==> flow/design.v <==
`timescale 1ns / 1ps
module extend_fsm(
    clk,
    rstn,
    load_seed,
    data_done,
    get_random,
    state
);
input               clk;
input               rstn;
input               load_seed;
input               data_done;
input               get_random;
output  reg [1:0]   state;
parameter   IDLE = 2'b00;
parameter   SHIFT = 2'b01;
parameter   DATAOUT = 2'b10;
parameter   SEEDLOAD = 2'b11;
reg         [1:0]   next_state;
always @(posedge clk or negedge rstn) begin
    if(!rstn)
        state <= IDLE;
    else
        state <= next_state;
end
always @(*) begin
    case(state)
        IDLE: begin
            if(!rstn)
                next_state = IDLE;
            else if(get_random)
                next_state = DATAOUT;
            else if(load_seed)
                next_state = SEEDLOAD;
            else
                next_state = SHIFT;
        end
        SHIFT: begin
            if(!rstn)
                next_state = IDLE;
            else if(get_random)
                next_state = DATAOUT;
            else if(load_seed)
                next_state = SEEDLOAD;
            else
                next_state = SHIFT;
        end
        DATAOUT: begin
            if(!rstn)
                next_state = IDLE;
            else if(data_done)
                next_state = SHIFT;
            else
                next_state = DATAOUT;
        end
        SEEDLOAD: begin
            if(!rstn)           
                next_state = IDLE;
            else if(data_done)           
                next_state = SHIFT;
            else
                next_state = SEEDLOAD;
        end
    endcase            
end
endmodule
`timescale 1ns / 1ps
module prng_counter(
    clk,
    rstn,
    cnt_en,
    cnt
);
input                   clk;
input                   rstn;
input                   cnt_en;
output  reg     [1:0]   cnt;
always @(posedge clk or negedge rstn) begin
    if(!rstn)
        cnt <= 2'b0;
    else if(cnt_en)
        cnt <= cnt + 1'b1;
end
endmodule
`timescale 1ns / 1ps
module prng_extend_top(
    clk,
    rstn,
    load_seed,
    data_in,
    data_out,
    get_random
);
input               clk;
input               rstn;
input               load_seed;
input       [7:0]   data_in;
input               get_random;
output      [7:0]   data_out;
wire        [7:0]   data_in;
wire        [7:0]   data_out;
wire        [31:0]  lfsr;
wire                data_done;
wire        [1:0]   cnt;
wire        [31:0]  seed;
assign      data_done = cnt == 2'b11;   
wire        [1:0]   state;
parameter   IDLE = 2'b00;
parameter   SHIFT = 2'b01;
parameter   DATAOUT = 2'b10;
parameter   SEEDLOAD = 2'b11;
wire        state_shift = state == SHIFT;
wire        state_dataout = state == DATAOUT;
wire        state_seedload = state == SEEDLOAD;
extend_fsm _extend_fsm(
    .clk            (clk            ),
    .rstn           (rstn           ),
    .load_seed      (load_seed      ),
    .data_done      (data_done      ),
    .get_random     (get_random     ),
    .state          (state          )
);
assign seed = cnt == 2'd0
            ? 32'd0 | data_in
            : (lfsr << 4'd8) | data_in;
prng_lfsr _prng_lfsr(
    .clk            (clk            ),
    .rstn           (rstn           ),
    .seed_load      (state_seedload ),
    .seed           (seed           ),
    .shift_en       (state_shift    ),
    .lfsr           (lfsr           )
);
prng_counter _prng_counter(
    .clk            (clk                            ),   
    .rstn           (rstn                           ),
    .cnt_en         (state_dataout | state_seedload ),
    .cnt            (cnt                            )
);
assign data_out = state_dataout ? lfsr >> {cnt,3'b0} : 8'b0;
endmodule
`timescale 1ns / 1ps
module prng_lfsr(
    clk,
    rstn,
    seed_load,
    seed,
    shift_en,
    lfsr
);
input                   clk;
input                   rstn;
input                   seed_load;
input   wire    [31:0]  seed;
input                   shift_en;
output  reg     [31:0]  lfsr;
wire                    msb;
wire            [31:0]  r_tmp;
assign msb = lfsr[0]^lfsr[1]^lfsr[7]^lfsr[12]^lfsr[14]^lfsr[15]^lfsr[29]^lfsr[30];
assign r_tmp = {msb,lfsr[31:1]};
always @(posedge clk or negedge rstn) begin
    if(!rstn)
        lfsr <= 32'h02468acd;
    else if (seed_load)
        lfsr <= seed;
    else if(shift_en)
        lfsr <= r_tmp; 
end
endmodule
# Step by step through the tools: prng_extend_top
# Tool output for the design above, in the order of the flow.
# Line numbers count from 1 in the design file above.
# Operators carry their Yosys type and port widths (W data, S select, Z words).
# Cell names lack the library's common part.
# Not given: --
[setup]
design = "prng_extend_top"
clock = "clk"
library = "sky130hd"
pvt_corner = "tt_025C_1v80"

# Word-level counts
# Counts by Yosys on the flattened word-level netlist (proc, flatten, opt, wreduce; memories kept). Register bits leave out memories and registers merged into their read ports (data or address). Print and check cells are left out. Cells with the same type and inputs are merged into one.
[bits]
register_bits = 36
input_bits = 12
out_inout_bits = 8
word_cells = 34
[classes]
n_addsub = 1
n_eq = 4
shift = 1
mux = 12
logic = 9
reduce_logical = 4
[op_table]
columns = ["cell", "n"]
rows = [
  ["$mux W32", 3],
  ["$shr A32 B5 Y8", 1],
  ["$or A32 B8 Y32", 1],
  ["$mux W2", 7],
  ["$mux W8", 1],
  ["$xor A1 B1 Y1", 7],
  ["$eq A2 B2 Y1 const B", 3],
  ["$pmux W2 S3", 1],
  ["$logic_not A2 Y1", 2],
  ["$add A2 B1 Y2 const B", 1],
  ["$eq A2 B1 Y1 const B", 1],
  ["$reduce_bool A2 Y1", 1],
  ["$reduce_or A2 Y1", 1],
  ["$or A1 B1 Y1", 1],
]

# Logic depth
# Yosys ltp: most cells in a row. Word level: on the elaborated netlist, between registers, memories and ports. Mapped: between sequential cells and ports; inverters and the memories' decode and read muxes count.
[depth]
word_depth = 9
abc_area = 0
depth_mapped = 7
depth_no_buf = 5

# After synthesis
# The flow's flattened synthesis, as Yosys stat reports it; memories are mapped. The netlist is that of the ABC_AREA named above (0 if unset); the other value can give another one.
[by_type]
columns = ["cell", "n", "area_total_um2"]
rows = [
  ["dfrtp_1", 25, 625.6],
  ["dfstp_2", 13, 341.578],
  ["mux2i_1", 31, 310.298],
  ["mux4_2", 8, 180.173],
  ["o21ai_0", 30, 150.144],
  ["nand2_1", 31, 116.362],
  ["xnor2_1", 8, 70.067],
  ["and2_1", 8, 50.048],
  ["ha_1", 2, 25.024],
  ["buf_4", 3, 22.522],
  ["buf_6", 2, 22.522],
  ["buf_2", 4, 20.019],
  ["o21ai_1", 4, 20.019],
  ["clkbuf_1", 4, 15.014],
  ["inv_1", 4, 15.014],
  ["nand3b_1", 2, 15.014],
  ["nand2b_1", 2, 12.512],
  ["mux2_2", 1, 11.261],
]
# Not listed: further types 6, cells in them 8.
[mapped]
cells = 190
area_mm2 = 0.0020682
sequential_area_mm2 = 0.0009672
flip_flops = 38
n_buf = 13
# The figures by module come from a second, unflattened synthesis with its own total; it is not the netlist above.
[hier_totals]
hier_cells = 219
hier_area_mm2 = 0.0021433
# Rows give one instance, submodules left out.
[modules]
columns = ["module", "instances", "cells", "mod_area_mm2", "mod_seq_area_mm2"]
rows = [
  ["prng_lfsr", 1, 147, 0.001539, 0.0008158],
  ["prng_extend_top", 1, 60, 0.0004492, 0],
  ["extend_fsm", 1, 7, 0.0000838, 0.00005],
  ["prng_counter", 1, 5, 0.0000713, 0.00005],
]

# Worst setup path after synthesis
# Path of least setup slack by OpenSTA after synthesis, without wires, with an ideal clock, recovery checks aside; 20% of the period is set as input and as output delay. Where synthesis merged equal registers, the netlist keeps one of their names.
[synth_timing]
kind = "flip-flop to output port"
startpoint = "reg _prng_counter.cnt[1]"
endpoint = "out data_out[5]"
tclk_ns = 1.62
out_delay_ns = 0.324
t_first_pin_ns = 0.000
arrival_ns = 1.165
t_required_ns = 1.296
slack_ns = 0.131
delay_ns = 1.165
stages = 4
n_path_buf = 1
synth_period_reached_ns = 1.489
# "delay_ns" is the arrival time less input delay plus setup time.
# At an output port there is no setup time.
# "stages" counts driving pins, that of a launching flip-flop among them; a cell with two outputs on the path counts twice.
# "synth_period_reached_ns" = period - worst setup slack (recovery checks aside). The figure is calculated, with input and output delays left at 20% of the set period.
# The rows between start and end are the longest chain of elaborated cells between them; the timing report does not say that the signal goes this way. Where chains are equally long, one stands for them.
# Each line given opens the expression or statement behind the cell; cells for indexed reads and writes are added by Yosys, which also makes memories of some case tables.
[synth_via]
cell_sequence = "dfrtp_1 -> buf_6 -> mux4_2 -> and2_1"
elab_chain_len = 2
cone_cells = 2
cone_lines = 1
classes_between = "1 x shift; 1 x mux"
[synth_rtl]
columns = ["element", "line", "text"]
rows = [
  ["from (decl)", 78, "output  reg     [1:0]   cnt;"],
  ["from (assign)", 81, "cnt <= 2'b0;"],
  ["from (assign)", 83, "cnt <= cnt + 1'b1;"],
  ["$shr A32 B5 Y8", 141, "assign data_out = state_dataout ? lfsr >> {cnt,3'b0} : 8'b0;"],
  ["$mux W8", 141, ""],
  ["to (decl)", 100, "output      [7:0]   data_out;"],
]

# Path in the finished layout
# Path of least setup slack in the final report of record 1 (OpenROAD, finished layout, wires in). Where an end is a register, its clock arrival counts in the times.
[layout_timing]
kind = "flip-flop to output port"
startpoint = "reg _prng_counter.cnt[1]"
endpoint = "out data_out[5]"
tclk_ns = 1.54
out_delay_ns = 0.31
t_first_pin_ns = 0.29
arrival_ns = 1.60
t_required_ns = 1.23
slack_ns = -0.37
stages = 5
n_path_buf = 2
# The rows between start and end are the longest chain of elaborated cells between them; the timing report does not say that the signal goes this way. Where chains are equally long, one stands for them.
[layout_via]
cell_sequence = "dfrtp_1 -> buf_6 -> mux4_2 -> and2_1 -> buf_2"
elab_chain_len = 2
cone_cells = 2
cone_lines = 1
classes_between = "1 x shift; 1 x mux"
[layout_rtl]
columns = ["element", "line", "text"]
rows = [
  ["from (decl)", 78, "output  reg     [1:0]   cnt;"],
  ["from (assign)", 81, "cnt <= 2'b0;"],
  ["from (assign)", 83, "cnt <= cnt + 1'b1;"],
  ["$shr A32 B5 Y8", 141, "assign data_out = state_dataout ? lfsr >> {cnt,3'b0} : 8'b0;"],
  ["$mux W8", 141, ""],
  ["to (decl)", 100, "output      [7:0]   data_out;"],
]

# Below are 2 stored runs of the flow (Yosys, OpenROAD; platform sky130hd) on prng_extend_top, each with its settings and what was measured, unordered. Constraints: input delay and output delay 20% of the set period each, output load 0.01 pF.
# "period_less_ws_ns" means the clock period less the worst setup slack. The figure is calculated, with input and output delays left at 20% of the set period.
# "worstPathTime_ns": the worst setup path's part of the clock period (all of it between registers, 20% less for each end at a port) less its slack. A launch clock that arrives late makes it longer, a capture clock that arrives late makes it shorter.
# "fin_power_w" rests on the timing tool's default activity at the inputs, not on a simulated workload.

[[run]]
name = "record 1"
[run.settings]
period_ns = 1.54
SETUP_SLACK_MARGIN = 0.03
CAP_MARGIN = 20
CORE_MARGIN = 2
CORE_UTILIZATION = 40
SLEW_MARGIN = 20
[run.results]
stdcell_area_mm2 = 0.0030041
period_less_ws_ns = 1.911
post_synth_area_mm2 = 0.0020682
finalUtil_pct = 59.6
timing.setup.ws_ns = -0.371
die_area_mm2 = 0.0057616
worstPathTime_ns = 1.60
critical_path_kind = "flip-flop to output port"
timing.setup.tns_ns = -2.826
fin_power_w = 0.005305

[[run]]
name = "record 2"
[run.settings]
period_ns = 1.04
CORE_UTILIZATION = 45
HOLD_SLACK_MARGIN = 0.16
CORE_MARGIN = 7
CELL_PAD_IN_SITES_GLOBAL_PLACEMENT = 1
CELL_PAD_IN_SITES_DETAIL_PLACEMENT = 2
TNS_END_PERCENT = 60
GPL_ROUTABILITY_DRIVEN = 1
CTS_CLUSTER_DIAMETER = 375
CAP_MARGIN = 20
SLEW_MARGIN = 20
[run.results]
outcome = "unfinished; error DPL-0033 in clock tree synthesis"
